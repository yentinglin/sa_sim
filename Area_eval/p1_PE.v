==> flow/design.v <==
`timescale 1ns / 100ps
`timescale 1ns / 100ps
module PE (
  input wire clk,
  input wire rst_n,
  input wire en_store,
  input wire [7-1:0] in,
  input wire [15-1:0] psum_in,
  output reg [15-1:0] psum_out
);
  reg [7-1:0] weight, weight_next;
  always @(posedge clk or negedge rst_n) begin
    if(rst_n == 0) begin
      weight <= 8'd0;
    end
    else begin
      weight <= weight_next;
    end
  end
  always @* begin
    if(en_store) begin
      weight_next = in;
      psum_out = 32'd0;
    end
    else begin
      weight_next = weight;
      psum_out = {{(15-7){weight[7-1]}}, weight} * {{(15-7){in[7-1]}}, in} + psum_in;
    end
  end
endmodule
# --- Step by step through the tools: PE ---
# Tool output for the design above, in the order of the flow.
# Line numbers count from 1 in the design file above.
# Cell names lack the library's common part.
inputs:
  top_module: "PE"
  clock: "clk"
  lib: "sky130hd"
  pvt_corner: "tt_025C_1v80"

# --- Elaborated design ---
# Counts by Yosys on the flattened word-level netlist (proc, flatten, opt, wreduce; memories kept). Register bits leave out memories and registers merged into their read ports (data or address); mux counts leave out enables and synchronous resets folded into registers. Print and check cells are left out. Cells with the same type and inputs are merged into one.
word_totals:
  out_inout_bits: 15
  word_cells: 4
  reg_bits: 7
classes:
  n_addsub: 1
  mux: 1
  n_mul: 1
ops:
  columns: ["cell", "n"]
  rows:
  - ["7-bit by 7-bit multiplier with 14-bit output", 1]
  - ["15-bit adder", 1]
  - ["15-bit two-way mux", 1]

# --- Depth ---
# Yosys ltp: most cells in a row. Word level: on the elaborated netlist, between registers, memories and ports. Mapped: between sequential cells and ports; inverters and the memories' decode and read muxes count.
logic_depth:
  word_depth: 3
  abc_area: 0
  depth_mapped: 24

# --- Netlist ---
# The flow's flattened synthesis, as Yosys stat reports it; memories are mapped. The netlist is that of the ABC_AREA named above (0 if unset); the other value can give another one.
# Totals and module areas in this step are rounded.
types:
  columns: ["cell_type", "n", "type_area_um2"]
  rows:
  - ["fa_1", 40, 800.768]
  - ["ha_1", 42, 525.504]
  - ["inv_1", 73, 274.013]
  - ["and2_1", 31, 193.936]
  - ["dfrtp_1", 7, 175.168]
  - ["nor2_1", 33, 123.869]
  - ["xnor2_1", 13, 113.859]
  - ["mux2_2", 7, 78.826]
  - ["xor2_1", 9, 78.826]
  - ["nand2_1", 18, 67.565]
  - ["a21oi_1", 13, 65.062]
  - ["o21ai_0", 11, 55.053]
  - ["a21o_1", 5, 37.536]
  - ["nor3_1", 5, 25.024]
  - ["o21bai_1", 3, 22.522]
  - ["xnor3_1", 1, 22.522]
  - ["o311a_4", 1, 21.27]
  - ["nor2b_1", 3, 18.768]
# Not listed: further types 17, cells in them 22.
synth_totals:
  cell_count: 337
  ffs: 7
  mapped_area_um2: 2878

# --- Worst setup path after synthesis ---
# Source: OpenSTA report_checks on the synthesized netlist (no wires, ideal clock, input and output delay 20% of the period each), path of least setup slack; recovery checks are left aside. Register names are those of the netlist, which keeps one name where synthesis merged equal registers.
synth_timing:
  path_type: "input -> output"
  startpoint: "input in[3]"
  endpoint: "output psum_out[14]"
  required_ns: 6.864
  slack_ns: 0.434
  path_delay_ns: 4.714
  driving_pins: 24
  n_path_buf: 0
  launch_ns: 1.716
  input_delay_ns: 1.716
  arrival_time_ns: 6.430
  clock_period_ns: 8.58
  output_delay_ns: 1.716
  period_less_setup_slack_ns: 8.146
# "path_delay_ns" is the arrival time less input delay plus setup time.
# A path that ends at an output port has no setup time.
# "driving_pins" counts driving pins, that of a launching flip-flop among them; a cell with two outputs on the path counts twice.
# "period_less_setup_slack_ns" = period - worst setup slack (recovery checks aside). The figure is calculated, with input and output delays left at 20% of the set period.
# Between the ends stands the longest chain of elaborated cells between them, by number of cells; it is not shown to be the way that was timed. Of several equally long chains one is given.
# Each line given opens the expression or statement behind the cell; cells for indexed reads and writes are added by Yosys, which also makes memories of some case tables.
synth_between:
  path_cell_list: "and2_1 -> fa_1 -> inv_1 -> fa_1 -> inv_1 -> fa_1 -> inv_1 -> fa_1 -> inv_1 -> ha_1 -> o21ai_0 -> nor2_1 -> o311a_4 -> nor2_1 -> nor2_1 -> nor2_1 -> xnor2_1 -> ha_1 -> a21oi_1 -> nor2_1 -> a211oi_1 -> o21ai_0 -> xnor3_1 -> nor2_1"
  elab_chain_cells: 3
synth_rtl:
  columns: ["element", "line_no", "text"]
  rows:
  - ["start: declaration", 7, "input wire [7-1:0] in,"]
  - ["7-bit by 7-bit multiplier with 14-bit output", 27, "psum_out = {{(15-7){weight[7-1]}}, weight} * {{(15-7){in[7-1]}}, in} + psum_in;"]
  - ["15-bit adder", 27, null]
  - ["15-bit two-way mux", 21, "if(en_store) begin"]
  - ["end: declaration", 9, "output reg [15-1:0] psum_out"]

# --- Path in the finished layout ---
# From the final timing report of job 1: the path of least setup slack in the routed layout; clock arrival at registers is part of the times.
layout_timing:
  path_type: "input -> output"
  startpoint: "input in[6]"
  endpoint: "output psum_out[14]"
  output_delay_ns: 1.11
  slack_ns: -1.63
  launch_ns: 1.11
  arrival_time_ns: 6.08
  driving_pins: 25
  clock_period_ns: 5.57
  n_path_buf: 2
  required_ns: 4.46
  input_delay_ns: 1.11
# Between the ends stands the longest chain of elaborated cells between them, by number of cells; it is not shown to be the way that was timed. Of several equally long chains one is given.
layout_between:
  path_cell_list: "buf_8 -> clkinvlp_4 -> nor2_4 -> fa_1 -> fa_1 -> fa_1 -> inv_2 -> fa_1 -> inv_2 -> ha_4 -> o21ai_2 -> nor2_2 -> o311a_4 -> nor2_4 -> nor2_1 -> nor2_1 -> xnor2_1 -> ha_1 -> a21oi_2 -> nor2_1 -> a211oi_2 -> o21ai_2 -> xnor3_1 -> nor2_2 -> buf_2"
  elab_chain_cells: 3
layout_rtl:
  columns: ["element", "line_no", "text"]
  rows:
  - ["start: declaration", 7, "input wire [7-1:0] in,"]
  - ["7-bit by 7-bit multiplier with 14-bit output", 27, "psum_out = {{(15-7){weight[7-1]}}, weight} * {{(15-7){in[7-1]}}, in} + psum_in;"]
  - ["15-bit adder", 27, null]
  - ["15-bit two-way mux", 21, "if(en_store) begin"]
  - ["end: declaration", 9, "output reg [15-1:0] psum_out"]

# Measured data: module PE, platform sky130hd, 2 stored runs of the flow under differing settings, order arbitrary. Input and output delays are each 20% of the period that was set; the output load is 0.01 pF.
# By "clock_period_reached_ns" is meant the clock period of the run minus its worst setup slack. This is arithmetic on one report: input and output delays are still those of the set period (20% each).
# Measured values are rounded.
runs:
  - name: "job 1"
    settings:
      period_ns: 5.57
      CORE_UTILIZATION: 20
      PLACE_DENSITY: 0.86
      CORE_ASPECT_RATIO: 1.11
      CORE_MARGIN: 9
      CELL_PAD_IN_SITES_DETAIL_PLACEMENT: 1
      TNS_END_PERCENT: 85
      GPL_TIMING_DRIVEN: 0
      SLEW_MARGIN: 10
      MAX_ROUTING_LAYER: "met4"
      CAP_MARGIN: 20
    results:
      yosys.chip_area_um2: 2878
      fin_ws_ns: -1.627
      stdcell_area_um2: 4104
      die_footprint_um2: 19040
      final_hold_ws_ns: 0.693
      clock_period_reached_ns: 7.197
  - name: "job 2"
    settings:
      period_ns: 16.3
      CORE_UTILIZATION: 70
      SETUP_SLACK_MARGIN: 1.14
      PLACE_DENSITY_LB_ADDON: 0.11
      CORE_MARGIN: 3
      CELL_PAD_IN_SITES_DETAIL_PLACEMENT: 1
      TNS_END_PERCENT: 15
      MIN_ROUTING_LAYER: "met1"
      CAP_MARGIN: 20
      SLEW_MARGIN: 20
    outcome: "did not finish, placement stopped with DPL-0033"
